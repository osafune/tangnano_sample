==> flow/design.v <==
`default_nettype none
module rgb_lampy (
	input wire		clock,
	input wire		reset,
	output wire		pwm_red,
	output wire		pwm_green,
	output wire		pwm_blue
);
	reg  [26:0]		count_reg;
	wire			pwm_enable_sig;
	wire [7:0]		pwm_count_sig, pwm_value_sig;
	wire [2:0]		phase_sig;
	wire [7:0]		r_value_sig, g_value_sig, b_value_sig;
	reg				r_out_reg, g_out_reg, b_out_reg;
	assign pwm_enable_sig = (count_reg[6:0] == 0);
	assign pwm_count_sig = count_reg[14:7];
	assign pwm_value_sig = count_reg[23:16];
	assign phase_sig = count_reg[26:24];
	assign r_value_sig =
				(phase_sig == 3'd4 || phase_sig == 3'd5)? 8'd0 :
				(phase_sig == 3'd1 || phase_sig == 3'd2)? 8'd255 :
				(phase_sig == 3'd0)? pwm_value_sig : ~pwm_value_sig;
	assign g_value_sig =
				(phase_sig == 3'd2 || phase_sig == 3'd3)? 8'd0 :
				(phase_sig == 3'd0 || phase_sig == 3'd5)? 8'd255 :
				(phase_sig == 3'd4)? pwm_value_sig : ~pwm_value_sig;
	assign b_value_sig =
				(phase_sig == 3'd0 || phase_sig == 3'd1)? 8'd0 :
				(phase_sig == 3'd3 || phase_sig == 3'd4)? 8'd255 :
				(phase_sig == 3'd2)? pwm_value_sig : ~pwm_value_sig;
	always @(posedge clock or posedge reset) begin
		if (reset) begin
			count_reg <= 1'd0;
			r_out_reg <= 1'b0;
			g_out_reg <= 1'b0;
			b_out_reg <= 1'b0;
		end
		else begin
			if (count_reg == 27'h5ffffff) begin
				count_reg <= 1'd0;
			end
			else begin
				count_reg <= count_reg + 1'd1;
			end
			if (pwm_enable_sig) begin
				if (pwm_count_sig == 0 && r_value_sig != 0) begin
					r_out_reg <= 1'b1;
				end
				else if (pwm_count_sig == r_value_sig) begin
					r_out_reg <= 1'b0;
				end
				if (pwm_count_sig == 0 && g_value_sig != 0) begin
					g_out_reg <= 1'b1;
				end
				else if (pwm_count_sig == g_value_sig) begin
					g_out_reg <= 1'b0;
				end
				if (pwm_count_sig == 0 && b_value_sig != 0) begin
					b_out_reg <= 1'b1;
				end
				else if (pwm_count_sig == b_value_sig) begin
					b_out_reg <= 1'b0;
				end
			end
		end
	end
	assign pwm_red = r_out_reg;
	assign pwm_green = g_out_reg;
	assign pwm_blue = b_out_reg;
endmodule
---- Reports on rgb_lampy ----
What the tools print for rgb_lampy, step after step.
Line numbers count from 1 in the design file above.
Operators carry their Yosys type and port widths (W data, S select, Z words).
Cell names lack the library's common part.
A cell with -- has no value.
set-up
  top module .............................. rgb_lampy
  clock ................................... clock
  library ................................. sky130hd
  corner .................................. tt_025C_1v80

---- Elaborated design ----
Counts by Yosys on the flattened word-level netlist (proc, flatten, opt, wreduce; memories kept). Register bits leave out memories and registers merged into their read ports (data or address). Print and check cells are left out. Cells with the same type and inputs are merged into one.
word-level totals
  bits in registers ....................... 30
  input port bits ......................... 2
  elaborated cells ........................ 52
cells by class
  add/subtract/negate cells ............... 1
  equality and inequality tests ........... 9
  muxes and demuxes ....................... 16
  bitwise logic cells ..................... 1
  reductions and logical operators ........ 21
operators with widths
  cell                     count
  $mux W8                  9
  $add A27 B1 Y27 const B  1
  $eq A27 B27 Y1 const B   1
  $mux W27                 1
  $eq A8 B8 Y1             3
  $reduce_bool A8 Y1       3
  $not A8 Y8               1
  $logic_not A8 Y1         1
  $logic_not A7 Y1         1
  $logic_or A1 B1 Y1       6
  $reduce_and A2 Y1        3
  $reduce_bool A2 Y1       3
  $eq A3 B2 Y1 const B     2
  $eq A3 B3 Y1 const B     2
  $mux W1                  6
  $logic_and A1 B1 Y1      3
  $eq A3 B1 Y1 const B     1
  $logic_not A3 Y1         1

---- Longest topological paths ----
Depth = most cells in a row (Yosys ltp): at word level without a register or memory, in the mapped netlist without a sequential cell, where the memories' decode and read muxes count.
logic depth
  word-level depth ........................ 8
  ABC_AREA ................................ 0
  gate-level depth with buffers ........... 8
  depth with buffers taken out ............ 8

---- After synthesis ----
Yosys stat after the flow's synthesis: flattened, memories mapped to cells. It holds for the ABC_AREA given above (unset counts as 0); a run with the other value may have another netlist.
cell types
  type      count  area in all (um2)
  dfrtp_1   30     750.72
  xnor2_1   26     227.718
  xor2_1    14     122.618
  o21ai_0   22     110.106
  a22oi_1   13     97.594
  nor2_1    25     93.84
  nand2_1   17     63.811
  o21a_1    8      60.058
  nor3_1    11     55.053
  buf_2     9      45.043
  buf_6     4      45.043
  nand4_1   7      43.792
  o32ai_1   5      43.792
  clkbuf_1  11     41.29
  inv_1     11     41.29
  nand3_1   8      40.038
  o31ai_1   5      37.536
  or3_1     6      37.536
Not listed: further types 35, cells in them 69.
mapped netlist
  cell count .............................. 301
  mapped area ............................. 2,506.2 um2
  area of sequential cells ................ 750.7 um2
  flip-flops .............................. 30
  buffers ................................. 29

---- Worst setup path after synthesis ----
Path of least setup slack by OpenSTA after synthesis, without wires, with an ideal clock, recovery checks aside; 20% of the period is set as input and as output delay. Where synthesis merged equal registers, the netlist keeps one of their names.
timing path post-synthesis
  path type ............................... flip-flop to flip-flop
  start ................................... register count_reg[0]
  end ..................................... register r_out_reg
  period .................................. 1.93 ns
  library setup time ...................... 0.082 ns
  time at the first pin ................... 0.000 ns
  arrival ................................. 1.762 ns
  data required time ...................... 1.848 ns
  path slack .............................. 0.087 ns
  path delay .............................. 1.844 ns
  driving pins on the path ................ 9
  period reached after synthesis .......... 1.843 ns
"path delay" = arrival - input delay + setup time.
"driving pins on the path" counts driving pins, that of a launching flip-flop among them; a cell with two outputs on the path counts twice.
"period reached after synthesis" is the clock period less the worst setup slack; recovery checks do not enter. This is arithmetic on one report: input and output delays are still those of the set period (20% each).
Between the ends stands the longest chain of elaborated cells between them, by number of cells; it is not shown to be the way that was timed. Of several equally long chains one is given.
Each line given opens the expression or statement behind the cell; cells for indexed reads and writes are added by Yosys, which also makes memories of some case tables.
A register here has more assigning lines than the two given.
between the ends, post-synthesis
  path through ............................ dfrtp_1 inv_1 ha_1 or4b_1 nor3_2 nand3_1 a41oi_1 nor3_1 a31oi_1
  length of the longest elaborated chain .. 2
ends and longest elaborated chain, post-synthesis
  item               line  source
  start, declared    9     reg [26:0] count_reg;
  start, assigned    33    count_reg <= 1'd0;
  start, assigned    43    count_reg <= count_reg + 1'd1;
  $logic_not A7 Y1   15    assign pwm_enable_sig = (count_reg[6:0] == 0);
  $reduce_and A2 Y1  --
  end, assigned      34    r_out_reg <= 1'b0;
  end, assigned      47    r_out_reg <= 1'b1;
  end, declared      14    reg r_out_reg, g_out_reg, b_out_reg;

---- Timing after layout ----
From the final timing report of run A: the path of least setup slack in the routed layout; clock arrival at registers is part of the times.
timing path after layout
  path type ............................... flip-flop to flip-flop
  start ................................... register count_reg[9]
  end ..................................... register count_reg[5]
  period .................................. 2.93 ns
  library setup time ...................... 0.14 ns
  time at the first pin ................... 0.29 ns
  arrival ................................. 2.52 ns
  data required time ...................... 3.08 ns
  path slack .............................. 0.56 ns
  driving pins on the path ................ 6
Between the ends stands the longest chain of elaborated cells between them, by number of cells; it is not shown to be the way that was timed. Of several equally long chains one is given.
A register here has more assigning lines than the two given.
between the ends, after layout
  path through ............................ dfrtp_1 and4_4 nand3_4 or3_1 nor3_4 nor2_1
  length of the longest elaborated chain .. 2
ends and longest elaborated chain, after layout
  item             line  source
  start, declared  9     reg [26:0] count_reg;
  start, assigned  33    count_reg <= 1'd0;
  start, assigned  43    count_reg <= count_reg + 1'd1;
  $eq A27 B27 Y1   39    if (count_reg == 27'h5ffffff) begin
  $mux W27         39
  end, assigned    40    count_reg <= 1'd0;
  end, assigned    43
  end, declared    9

Data sheet: physical implementation of rgb_lampy

2 stored runs of rgb_lampy in the flow (synthesis by Yosys, layout by OpenROAD, sky130hd cells), in arbitrary order. Constraints: input delay and output delay 20% of the set period each, output load 0.01 pF.
"achieved clock period" means the clock period less the worst setup slack. The figure is calculated, with input and output delays left at 20% of the set period.
"worst path time" means the part of the period allowed to the worst setup path (the constraints hold back 20% at inputs and 20% at outputs) less its slack; where the path has registers, the arrival times of their clocks count too.
By "total power of the final layout" is meant OpenSTA's value without simulated activity: inputs other than the clock are taken to toggle once in ten clock periods, and the tool carries that through the logic.

======== run A ========
==> flow/run.sh <==
#!/bin/bash
# the make line also repeats the synthesis and layout settings of config.mk as NAME=value (left out here)
make -C /OpenROAD-flow-scripts/flow DESIGN_CONFIG=/design/flow/config.mk WORK_HOME=/design/flow/orfs CLKGATE_MAP_FILE= finish
==> flow/config.mk <==
export PLATFORM = sky130hd
export DESIGN_NAME = rgb_lampy
export DESIGN_NICKNAME = rgb_lampy
export VERILOG_FILES = /design/flow/design.v
export SDC_FILE = /design/flow/constraint.sdc
export NUM_CORES = 4
export LEC_CHECK = 0
export CAP_MARGIN = 40
export CORE_ASPECT_RATIO = 1.27
export CORE_MARGIN = 8
export CORE_UTILIZATION = 68
export CTS_CLUSTER_DIAMETER = 286
export CTS_CLUSTER_SIZE = 46
export MIN_ROUTING_LAYER = met1
export PLACE_DENSITY_LB_ADDON = 0.1
export SETUP_SLACK_MARGIN = 0.39
export SLEW_MARGIN = 0
export TNS_END_PERCENT = 95
==> flow/constraint.sdc <==
create_clock -name core_clock -period 2.93 [get_ports {clock}]
set_input_delay 0.5860 -clock core_clock [delete_from_list [all_inputs] [get_ports {clock}]]
set_output_delay 0.5860 -clock core_clock [all_outputs]
set_load 0.01 [all_outputs]

-------- measured, run A --------
  post-synthesis cell area ................ 2,506.2 um2
  die area ................................ 5,898.1 um2
  std-cell area (final layout) ............ 2,587.5 um2
  post-route utilization .................. 0.713
  worst setup slack after layout .......... 0.558 ns
  setup TNS ............................... 0.000 ns
  worst hold slack ........................ 0.511 ns
  total power of the final layout ......... 0.0008278 W
  achieved clock period ................... 2.372 ns
  worst path time ......................... 2.37 ns
  worst path kind ......................... flip-flop to flip-flop

======== run B ========
==> flow/run.sh <==
#!/bin/bash
# the make line also repeats the synthesis and layout settings of config.mk as NAME=value (left out here)
make -C /OpenROAD-flow-scripts/flow DESIGN_CONFIG=/design/flow/config.mk WORK_HOME=/design/flow/orfs CLKGATE_MAP_FILE= finish
==> flow/config.mk <==
export PLATFORM = sky130hd
export DESIGN_NAME = rgb_lampy
export DESIGN_NICKNAME = rgb_lampy
export VERILOG_FILES = /design/flow/design.v
export SDC_FILE = /design/flow/constraint.sdc
export NUM_CORES = 4
export LEC_CHECK = 0
export CAP_MARGIN = 35
export CELL_PAD_IN_SITES_GLOBAL_PLACEMENT = 3
export CORE_MARGIN = 7
export CORE_UTILIZATION = 21
export CTS_CLUSTER_DIAMETER = 138
export CTS_CLUSTER_SIZE = 73
export HOLD_SLACK_MARGIN = -0.02
export MIN_ROUTING_LAYER = met1
export PLACE_DENSITY_LB_ADDON = 0.01
export SETUP_SLACK_MARGIN = 0.17
export SLEW_MARGIN = 20
==> flow/constraint.sdc <==
create_clock -name core_clock -period 2.6 [get_ports {clock}]
set_input_delay 0.5200 -clock core_clock [delete_from_list [all_inputs] [get_ports {clock}]]
set_output_delay 0.5200 -clock core_clock [all_outputs]
set_load 0.01 [all_outputs]

-------- measured, run B --------
  post-synthesis cell area ................ 2,506.2 um2
  die area ................................ 15,189.3 um2
  std-cell area (final layout) ............ 2,936.6 um2
  post-route utilization .................. 0.255
  worst setup slack after layout .......... 0.351 ns
  setup TNS ............................... 0.000 ns
  worst hold slack ........................ 0.503 ns
  total power of the final layout ......... 0.001171 W
  achieved clock period ................... 2.249 ns
  worst path time ......................... 2.25 ns
  worst path kind ......................... flip-flop to flip-flop
